==> flow/design.v <==
`timescale 1ns / 1ps
module dual_port_ram( clk,cs, rd_en, wr_en,wr_addr,rd_addr,wr_data, rd_data , reset );
reg [7:0] mem [15:0];
input clk, rd_en, wr_en,cs,reset;
input [3:0]wr_addr,rd_addr;
input [7:0]wr_data;
output reg [7:0]rd_data;
integer i;
always@(posedge clk) begin
  if(reset) begin
    for( i=0;i<15;i=i+1) begin
      mem[i] <= 0;
    end
  end
  else if(cs & wr_en & !rd_en) 
mem[wr_addr] <= wr_data;
else if(cs & rd_en & !wr_en)
rd_data <= mem[rd_addr];
end
endmodule
### From RTL to reports: dual_port_ram

What the tools print for dual_port_ram, step after step.
Lines are those of the file above, counted from 1.
Operators: Yosys type, input widths -> output width; for muxes data width and select width s.
Library cell names are shortened.
The mark n/a stands for no value.

| inputs | value |
|---|---|
| design top | dual_port_ram |
| clock | clk |
| standard-cell library | sky130hd |
| corner | tt_025C_1v80 |

### Word level

Source: Yosys, flattened and elaborated, memories not mapped. Widths are those after wreduce. Registers that Yosys merges into a memory's read port (data or address) are not register bits. Print and check cells do not count. Equal cells are merged and count once.
Memory sizes are those after Yosys's memory passes, which may raise the word count (mostly to a power of two), join words into wider ones and drop unused or constant bits.

| bit counts | value |
|---|---|
| output and inout bits | 8 |
| memories kept | 1 |
| memory bits (writable) | 128 |
| register bits | 0 |
| bits of input ports | 21 |
| word-level cells | 17 |

Memory list:

| name | words | width | RTL line | text |
|---|---|---|---|---|
| mem | 16 | 8 | 3 | `reg [7:0] mem [15:0];` |

| operators by class | value |
|---|---|
| multiplexer cells | 7 |
| bitwise gates (word level) | 6 |
| reductions and logical operators | 3 |

Operators with widths:

| operator | count |
|---|---|
| $mux 8 | 2 |
| $mux 4 | 2 |
| $and 1x1->1 | 4 |
| $reduce_and 3->1 | 1 |
| $mux 1 | 3 |
| $not 1->1 | 2 |
| $logic_not 1->1 | 2 |

### Logic depth

Yosys ltp: most cells in a row. Word level: on the elaborated netlist, between registers, memories and ports. Mapped: between sequential cells and ports; inverters and the memories' decode and read muxes count.

| depth | value |
|---|---|
| depth in word-level cells | 4 |
| ABC_AREA | 0 |
| mapped depth | 5 |
| gate-level depth less buffers | 3 |

### After synthesis

Source: synth_stat.txt of the flow (Yosys; design flattened, memories mapped). It holds for the ABC_AREA given above (unset counts as 0); a run with the other value may have another netlist.
The area totals of this step are shown rounded.

| mapped netlist | value |
|---|---|
| synthesis area | 5900 µm² |
| area of sequential cells | 4100 µm² |
| cells in the netlist | 406 |
| flip-flops | 136 |

Cell types:

| cell type | count |
|---|---|
| edfxtp_1 | 136 |
| mux4_2 | 32 |
| nor2_1 | 123 |
| nand2_1 | 41 |
| a22oi_1 | 16 |
| clkbuf_1 | 16 |
| o21ai_0 | 8 |
| o31ai_1 | 4 |
| nor2b_1 | 4 |
| buf_4 | 3 |
| buf_2 | 4 |
| buf_1 | 5 |
| nand3b_1 | 2 |
| o21ai_1 | 3 |
| and2_1 | 2 |
| and4bb_2 | 1 |
| nand2b_1 | 2 |
| nor4bb_1 | 1 |

Other cell types: 3; their cells: 3.

### Path before layout

Path of least setup slack by OpenSTA after synthesis, without wires, with an ideal clock, recovery checks aside; 20% of the period is set as input and as output delay. Where synthesis merged equal registers, the netlist keeps one of their names.

| path post-synthesis | value |
|---|---|
| path kind | input to register |
| from | input port reset |
| to | memory mem[0][0] |
| period | 4.0 ns |
| path delay | 1.886 ns |
| launch time at the first pin | 0.800 ns |
| external input delay | 0.800 ns |
| library setup time | 0.387 ns |
| data required time | 3.613 ns |
| data arrival time | 2.299 ns |
| stages on the path | 4 |
| path slack | 1.314 ns |
| synthesis period reached | 2.686 ns |

"path delay" = arrival - input delay + setup time.
"stages on the path" counts driving pins, that of a launching flip-flop among them; a cell with two outputs on the path counts twice.
"synthesis period reached" = period - worst setup slack (recovery checks aside). The figure is calculated, with input and output delays left at 20% of the set period.
Between the ends stands the longest chain of elaborated cells between them, by number of cells; it is not shown to be the way that was timed. Of several equally long chains one is given.
Each line given opens the expression or statement behind the cell; cells for indexed reads and writes are added by Yosys, which also makes memories of some case tables.
Only ways into the end's enable, where the timed path ends, are counted here.

| on the way, post-synthesis | value |
|---|---|
| path through | and4bb_2 or3b_1 buf_2 o31ai_1 |
| cells in the longest elaborated chain | 1 |

RTL lines, path post-synthesis:

| item | RTL line | text |
|---|---|---|
| start, declared | 4 | `input clk, rd_en, wr_en,cs,reset;` |
| $mux 4 | 10 | `if(reset) begin` |
| end, declared | 3 | `reg [7:0] mem [15:0];` |

### Worst path after layout

Path of least setup slack in the final report of entry A (OpenROAD, finished layout, wires in). Where an end is a register, its clock arrival counts in the times.

| path post-layout | value |
|---|---|
| path kind | input to register |
| from | input port reset |
| to | memory mem[0][4] |
| data arrival time | 2.03 ns |
| path slack | 0.09 ns |
| launch time at the first pin | 0.40 ns |
| stages on the path | 5 |
| data required time | 2.12 ns |
| external input delay | 0.40 ns |
| library setup time | 0.28 ns |
| period | 1.98 ns |

Between the ends stands the longest chain of elaborated cells between them, by number of cells; it is not shown to be the way that was timed. Of several equally long chains one is given.
Only ways into the end's enable, where the timed path ends, are counted here.

| on the way, post-layout | value |
|---|---|
| path through | clkdlybuf4s50_1 and4bb_2 or3b_4 o31ai_4 buf_12 |
| cells in the longest elaborated chain | 1 |

RTL lines, path post-layout:

| item | RTL line | text |
|---|---|---|
| start, declared | 4 | `input clk, rd_en, wr_en,cs,reset;` |
| $mux 4 | 10 | `if(reset) begin` |
| end, declared | 3 | `reg [7:0] mem [15:0];` |

# Flow runs of dual_port_ram

2 stored runs of dual_port_ram in the flow (synthesis by Yosys, layout by OpenROAD, sky130hd cells), in arbitrary order. Constraints: input delay and output delay 20% of the set period each, output load 0.01 pF.
"worst setup path time" is the time allowed to the run's worst setup path (the clock period less input and output delay, where it has them) less its slack. Clock arrival times count: a late capture clock shortens it, a late launch clock lengthens it.
By "power consumption" is meant OpenSTA's value without simulated activity: inputs other than the clock are taken to toggle once in ten clock periods, and the tool carries that through the logic.
The measured numbers are rounded.

## Entry A

==> flow/run.sh <==
#!/bin/bash
# the make line also repeats the synthesis and layout settings of config.mk as NAME=value (left out here)
make -C /OpenROAD-flow-scripts/flow DESIGN_CONFIG=/design/flow/config.mk WORK_HOME=/design/flow/orfs CLKGATE_MAP_FILE= finish
==> flow/config.mk <==
export PLATFORM = sky130hd
export DESIGN_NAME = dual_port_ram
export DESIGN_NICKNAME = dual_port_ram
export VERILOG_FILES = /design/flow/design.v
export SDC_FILE = /design/flow/constraint.sdc
export NUM_CORES = 4
export LEC_CHECK = 0
export CAP_MARGIN = 20
export CELL_PAD_IN_SITES_DETAIL_PLACEMENT = 0
export CELL_PAD_IN_SITES_GLOBAL_PLACEMENT = 1
export CORE_MARGIN = 2
export CORE_UTILIZATION = 23
export GPL_ROUTABILITY_DRIVEN = 1
export HOLD_SLACK_MARGIN = 0.04
export MAX_ROUTING_LAYER = met4
export MIN_ROUTING_LAYER = met1
export PLACE_DENSITY_LB_ADDON = 0.2
export SLEW_MARGIN = 20
export TNS_END_PERCENT = 55
==> flow/constraint.sdc <==
create_clock -name core_clock -period 1.98 [get_ports {clk}]
set_input_delay 0.3960 -clock core_clock [delete_from_list [all_inputs] [get_ports {clk}]]
set_output_delay 0.3960 -clock core_clock [all_outputs]
set_load 0.01 [all_outputs]

| result of entry A | value |
|---|---|
| Yosys chip area after synthesis | 5900 µm² |
| lowest setup slack | 0.089 ns |
| post-route setup TNS | 0.000 ns |
| worst hold slack after layout | 0.66 ns |
| worst setup path time | 1.50 ns |
| worst path kind | input to register |
| power consumption | 7200 uW |
| standard-cell area after layout | 7500 µm² |
| total die area | 27000 µm² |

## Entry B

==> flow/run.sh <==
#!/bin/bash
# the make line also repeats the synthesis and layout settings of config.mk as NAME=value (left out here)
make -C /OpenROAD-flow-scripts/flow DESIGN_CONFIG=/design/flow/config.mk WORK_HOME=/design/flow/orfs CLKGATE_MAP_FILE= finish
==> flow/config.mk <==
export PLATFORM = sky130hd
export DESIGN_NAME = dual_port_ram
export DESIGN_NICKNAME = dual_port_ram
export VERILOG_FILES = /design/flow/design.v
export SDC_FILE = /design/flow/constraint.sdc
export NUM_CORES = 4
export LEC_CHECK = 0
export CAP_MARGIN = 20
export CORE_MARGIN = 2
export CORE_UTILIZATION = 40
export SLEW_MARGIN = 20
==> flow/constraint.sdc <==
create_clock -name core_clock -period 2.58 [get_ports {clk}]
set_input_delay 0.5160 -clock core_clock [delete_from_list [all_inputs] [get_ports {clk}]]
set_output_delay 0.5160 -clock core_clock [all_outputs]
set_load 0.01 [all_outputs]

| result of entry B | value |
|---|---|
| Yosys chip area after synthesis | 5900 µm² |
| lowest setup slack | 0.42 ns |
| post-route setup TNS | 0.000 ns |
| worst hold slack after layout | 0.77 ns |
| worst setup path time | 1.64 ns |
| worst path kind | input to register |
| power consumption | 5300 uW |
| standard-cell area after layout | 7200 µm² |
| total die area | 16000 µm² |
